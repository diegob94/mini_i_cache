==> flow/design.v <==
`default_nettype none
`timescale 1 ns / 100 ps
module mini_i_cache #(
        parameter data_width = 32,
        parameter addr_width = 32,
        parameter cache_size = 16
    ) (
        input clock,
        input reset,
        output reg ir_data_valid,
        output reg ir_addr_ready,
        output reg [data_width-1:0] ir_data,
        input ir_data_ready,
        input ir_addr_valid,
        input [addr_width-1:0] ir_addr,
        input bus_ir_data_valid,
        input bus_ir_addr_ready,
        input [data_width-1:0] bus_ir_data,
        output reg bus_ir_data_ready,
        output reg bus_ir_addr_valid,
        output reg [addr_width-1:0] bus_ir_addr
    );
    parameter entry_addr_width = $clog2(cache_size);
    parameter tag_width = addr_width - entry_addr_width;
    parameter entry_width = 1 + tag_width + data_width;
    parameter IDLE = 0;
    parameter RECEIVED = 1;
    parameter REPLY = 2;
    parameter MISS = 3;
    parameter WAIT_BUS = 4;
    parameter RESET = 5;
    reg [entry_width-1:0] mem [cache_size-1:0];
    wire [entry_addr_width-1:0] entry_addr;
    wire [tag_width-1:0] tag;
    reg [addr_width-1:0] addr_buf;
    reg [2:0] state;
    reg [2:0] next_state;
    reg request_received;
    reg [entry_width-1:0] entry;
    reg data_received;
    wire addr_sent;
    wire [addr_width-1:0] cached_addr;
    wire reset_done;
    reg [entry_addr_width-1:0] reset_counter;
    wire dirty;
    wire [entry_width-1:0] reset_value;
    always @(posedge clock)
        if (reset)
            state <= RESET;
        else
            state <= next_state;
    assign tag = entry[entry_width-1:data_width];
    assign cached_addr = {tag,entry_addr};
    assign dirty = entry[entry_width-1];
    always @(*) begin
        next_state = RESET;
        case (state)
            RESET: begin
                next_state = RESET;
                if (reset_done)
                    next_state = IDLE;
                end
            IDLE: begin
                next_state = IDLE;
                if (request_received)
                    next_state = RECEIVED;
                end
            RECEIVED: begin
                next_state = MISS;
                if (cached_addr == addr_buf && !dirty)
                    next_state = REPLY;
                end
            REPLY: begin
                next_state = REPLY;
                if (ir_data_valid == 0)
                    next_state = IDLE;
                end
            MISS: begin
                next_state = MISS;
                if (addr_sent)
                    next_state = WAIT_BUS;
                end
            WAIT_BUS: begin
                next_state = WAIT_BUS;
                if (data_received)
                    next_state = REPLY;
                end
        endcase
    end
    always @(posedge clock)
        if (reset) begin
            ir_addr_ready <= 0;
            bus_ir_data_ready <= 0;
        end
        else if (state == IDLE) begin
            ir_addr_ready <= 1;
            bus_ir_data_ready <= 1;
        end
    assign entry_addr = addr_buf[entry_addr_width-1:0];
    always @(posedge clock)
        if (request_received) begin
            entry <= mem[entry_addr];
        end else if (bus_ir_data_ready && bus_ir_data_valid) begin
            entry <= {1'b0,addr_buf[addr_width-1:entry_addr_width],bus_ir_data};
        end
    always @(posedge clock)
        if (reset || state == RECEIVED)
            request_received <= 0;
        else if (ir_addr_ready && ir_addr_valid) begin
            addr_buf <= ir_addr;
            request_received <= 1;
        end
    always @(posedge clock)
        if (reset)
            ir_data_valid <= 0;
        else if (state == REPLY) begin
            ir_data <= entry[data_width:0];
            ir_data_valid <= 1;
        end else if (ir_data_valid && ir_data_ready)
            ir_data_valid <= 0;
    assign addr_sent = bus_ir_addr_valid;
    always @(posedge clock)
        if (reset)
            bus_ir_addr_valid <= 0;
        else if (bus_ir_addr_valid && bus_ir_addr_ready)
            bus_ir_addr_valid <= 0;
        else if (state == MISS && bus_ir_addr_ready) begin
            bus_ir_addr <= addr_buf;
            bus_ir_addr_valid <= 1;
        end 
    always @(posedge clock)
        if (reset || next_state == MISS)
            data_received <= 0;
        else if (bus_ir_data_ready && bus_ir_data_valid) begin
            mem[addr_buf[entry_addr_width-1:0]] <= {1'b0,addr_buf[addr_width-1:entry_addr_width],bus_ir_data};
            data_received <= 1;
        end
    assign reset_done = &reset_counter;
    assign reset_value = {1'b1,{tag_width{1'b0}},{data_width{1'b0}}};
    always @(posedge clock)
        if (reset)
            reset_counter <= 0;
        else if (state == RESET) begin
            mem[reset_counter] <= reset_value;
            reset_counter <= reset_counter + 1;
        end
endmodule
---- Step by step through the tools: mini_i_cache ----
The steps from the RTL of mini_i_cache to its reports follow in flow order.
Lines are those of the file above, counted from 1.
Operators: Yosys type, input widths -> output width; for muxes data width and select width s.
The mark n/a stands for no value.
inputs
  top module .............................. mini_i_cache
  clock ................................... clock
  cell library ............................ sky130hd
  corner .................................. tt_025C_1v80

---- Word level ----
Counts by Yosys on the flattened word-level netlist (proc, flatten, opt, wreduce; memories kept). Print and check cells are left out. Cells with the same type and inputs are merged into one.
Memory sizes are those after Yosys's memory passes, which may raise the word count (mostly to a power of two), join words into wider ones and drop unused or constant bits.
bit counts
  flip-flop bits (word level) ............. 169
  memory bits (writable) .................. 976
  word width x clocked read ports ......... 61
  memories ................................ 1
  bits of input ports ..................... 70
  elaborated cells ........................ 63
operators by class
  add/subtract/negate cells ............... 1
  equality and inequality tests ........... 7
  multiplexer cells ....................... 23
  bitwise operators ....................... 3
  reduce/logical cells .................... 17
memory list
  name  words  width  read ports  wr ports  line  text
  mem   16     61     1           2         32    reg [entry_width-1:0] mem [cache_size-1:0];
operators with widths
  kind                 count
  $mux 61              5
  $eq 28x28->1         1
  $mux 4               5
  $pmux 3 s6           1
  $eq 3x2->1 const B   3
  $mux 3               3
  $mux 1               8
  $logic_and 1x1->1    6
  $eq 3x3->1 const B   2
  $reduce_and 2->1     2
  $reduce_bool 2->1    2
  $add 4x1->4 const B  1
  $reduce_and 4->1     1
  $not 1->1            3
  $eq 3x1->1 const B   1
  $logic_not 3->1      1
  $reduce_and 3->1     1
  $logic_or 1x1->1     2
  $reduce_or 2->1      1
  $mux 2               1
  $logic_not 1->1      1

---- Logic depth ----
Yosys ltp: most cells in a row. Word level: on the elaborated netlist, between registers, memories and ports. Mapped: between sequential cells and ports; inverters and the memories' decode and read muxes count.
logic depth
  depth in word-level cells ............... 7
  ABC_AREA ................................ 0
  gate-level depth with buffers ........... 9

---- Mapped cells and area ----
Source: synth_stat.txt of the flow (Yosys; design flattened, memories mapped). It holds for the ABC_AREA given above (unset counts as 0); a run with the other value may have another netlist.
Totals and module areas in this step are rounded.
cells by type
  cell                       count  total area (um^2)
  sky130_fd_sc_hd__edfxtp_1  1117   3.35E+04
  sky130_fd_sc_hd__mux4_2    245    5.52E+03
  sky130_fd_sc_hd__a211oi_1  507    3806.15
  sky130_fd_sc_hd__a21oi_1   491    2.46E+03
  sky130_fd_sc_hd__mux2i_1   121    1.21E+03
  sky130_fd_sc_hd__clkbuf_1  258    968.429
  sky130_fd_sc_hd__nand2_1   216    810.778
  sky130_fd_sc_hd__dfxtp_1   35     700.672
  sky130_fd_sc_hd__buf_2     108    540.518
  sky130_fd_sc_hd__o21ai_0   98     490.47
  sky130_fd_sc_hd__nor2_1    76     285.274
  sky130_fd_sc_hd__nand4_1   41     256.496
  sky130_fd_sc_hd__inv_1     67     251.491
  sky130_fd_sc_hd__xnor2_1   26     227.718
  sky130_fd_sc_hd__nor3_1    27     135.13
  sky130_fd_sc_hd__buf_1     32     120.115
  sky130_fd_sc_hd__and2_1    19     118.864
  sky130_fd_sc_hd__buf_6     10     112.608
Other cell types: 29; their cells: 156.
synthesis totals
  standard cells after synthesis .......... 3650
  mapped area ............................. 0.0527 mm^2
  sequential area ......................... 0.0342 mm^2
  mapped flip-flops ....................... 1152
  buffer cells ............................ 411

---- Worst setup path after synthesis ----
Source: OpenSTA report_checks on the synthesized netlist (no wires, ideal clock, input and output delay 20% of the period each), path of least setup slack; recovery checks are left aside. Register names are those of the netlist, which keeps one name where synthesis merged equal registers.
timing after synthesis
  path kind ............................... input -> register
  start ................................... input reset
  end ..................................... register (name not given)
  clock period ............................ 5.05 ns
  external input delay .................... 1.010 ns
  launch time at the first pin ............ 1.010 ns
  arrival time ............................ 4.200 ns
  slack ................................... 0.728 ns
  delay of the path ....................... 3.311 ns
  driving pins on the path ................ 3
  buffers on the path ..................... 1
  synthesis period reached ................ 4.322 ns
"delay of the path" = arrival - input delay + setup time.
"driving pins on the path" counts driving pins, that of a launching flip-flop among them; a cell with two outputs on the path counts twice.
"synthesis period reached" = period - worst setup slack (recovery checks aside). The figure is calculated, with input and output delays left at 20% of the set period.
between the ends, after synthesis
  cells stage by stage .................... sky130_fd_sc_hd__clkbuf_1 -> sky130_fd_sc_hd__nor3_1 -> sky130_fd_sc_hd__mux2_2
RTL lines, path after synthesis
  item                line  text
  start: declaration  9     input reset,
Chain of elaborated cells between the ends: none given.

---- Path in the finished layout ----
Path of least setup slack in the final report of run 1 (OpenROAD, finished layout, wires in). Where an end is a register, its clock arrival counts in the times.
timing after layout
  path kind ............................... register -> register
  start ................................... register addr_buf[17]
  end ..................................... memory mem[3][3]
  clock period ............................ 5.76 ns
  launch time at the first pin ............ 0.67 ns
  arrival time ............................ 4.85 ns
  slack ................................... 1.26 ns
  driving pins on the path ................ 7
  buffers on the path ..................... 1
between the ends, after layout
  cells stage by stage .................... sky130_fd_sc_hd__edfxtp_1 -> sky130_fd_sc_hd__xnor2_1 -> sky130_fd_sc_hd__nand4_1 -> sky130_fd_sc_hd__nor4_2 -> sky130_fd_sc_hd__and3_1 -> sky130_fd_sc_hd__a21o_4 -> sky130_fd_sc_hd__buf_4
RTL lines, path after layout
  item                line  text
  start: declaration  35    reg [addr_width-1:0] addr_buf;
  start: assignment   110   addr_buf <= ir_addr;
  end: declaration    32    reg [entry_width-1:0] mem [cache_size-1:0];
Chain of elaborated cells between the ends: none given.

FLOW RESULTS
============

Below are 2 stored runs of the flow (Yosys, OpenROAD; platform sky130hd) on mini_i_cache, each with its settings and what was measured, unordered. Constraints: input delay and output delay 20% of the set period each, output load 0.01 pF.
"achieved clock period" is the run's clock period less its worst setup slack. It is reckoned from that one timing run; input and output delays stay at 20% of the period that was set.
By "allowed time less slack (worst setup path)" is meant the share of the clock period that the worst setup path is allowed (20% is reserved at inputs, 20% at outputs), minus its slack. Clock arrival times at its registers enter into it.
"total power of the final layout" rests on the timing tool's default activity at the inputs, not on a simulated workload.
Values from the reports are rounded here.

---- run 1 ----
settings
  period_ns = 5.76
  CORE_UTILIZATION = 72
  SETUP_SLACK_MARGIN = -0.35
  CORE_MARGIN = 9
  CELL_PAD_IN_SITES_GLOBAL_PLACEMENT = 1
  SLEW_MARGIN = 5
  MAX_ROUTING_LAYER = met5
  CAP_MARGIN = 20
results
  std-cell area (final layout) ............ 0.0585 mm^2
  die area ................................ 0.0832 mm^2
  total power of the final layout ......... 16800 uW
  achieved clock period ................... 4.500 ns
  allowed time less slack (worst setup path) .. 4.50 ns
  worst setup path kind ................... register -> register
  chip area in the Yosys report ........... 0.0527 mm^2
  final setup TNS ......................... 0.000 ns
  worst-case hold slack ................... 0.417 ns
  worst setup slack after layout .......... 1.26 ns
  post-route utilization .................. 0.812

---- run 2 ----
settings
  period_ns = 5.35
  CORE_UTILIZATION = 47
  SETUP_SLACK_MARGIN = -0.11
  PLACE_DENSITY_LB_ADDON = 0.3
  CORE_ASPECT_RATIO = 0.87
  CELL_PAD_IN_SITES_GLOBAL_PLACEMENT = 3
  ABC_AREA = 1
  GPL_TIMING_DRIVEN = 1
  CTS_CLUSTER_DIAMETER = 297
  MIN_ROUTING_LAYER = met2
  CAP_MARGIN = 20
  CORE_MARGIN = 2
  SLEW_MARGIN = 20
results
  achieved clock period ................... 4.494 ns
  final setup TNS ......................... 0.000 ns
  chip area in the Yosys report ........... 0.0494 mm^2
  allowed time less slack (worst setup path) .. 4.49 ns
  worst setup path kind ................... register -> register
  worst-case hold slack ................... 0.413 ns
  die area ................................ 0.108 mm^2
  worst setup slack after layout .......... 0.856 ns
  post-route utilization .................. 0.535
  std-cell area (final layout) ............ 0.0555 mm^2
  total power of the final layout ......... 18500 uW
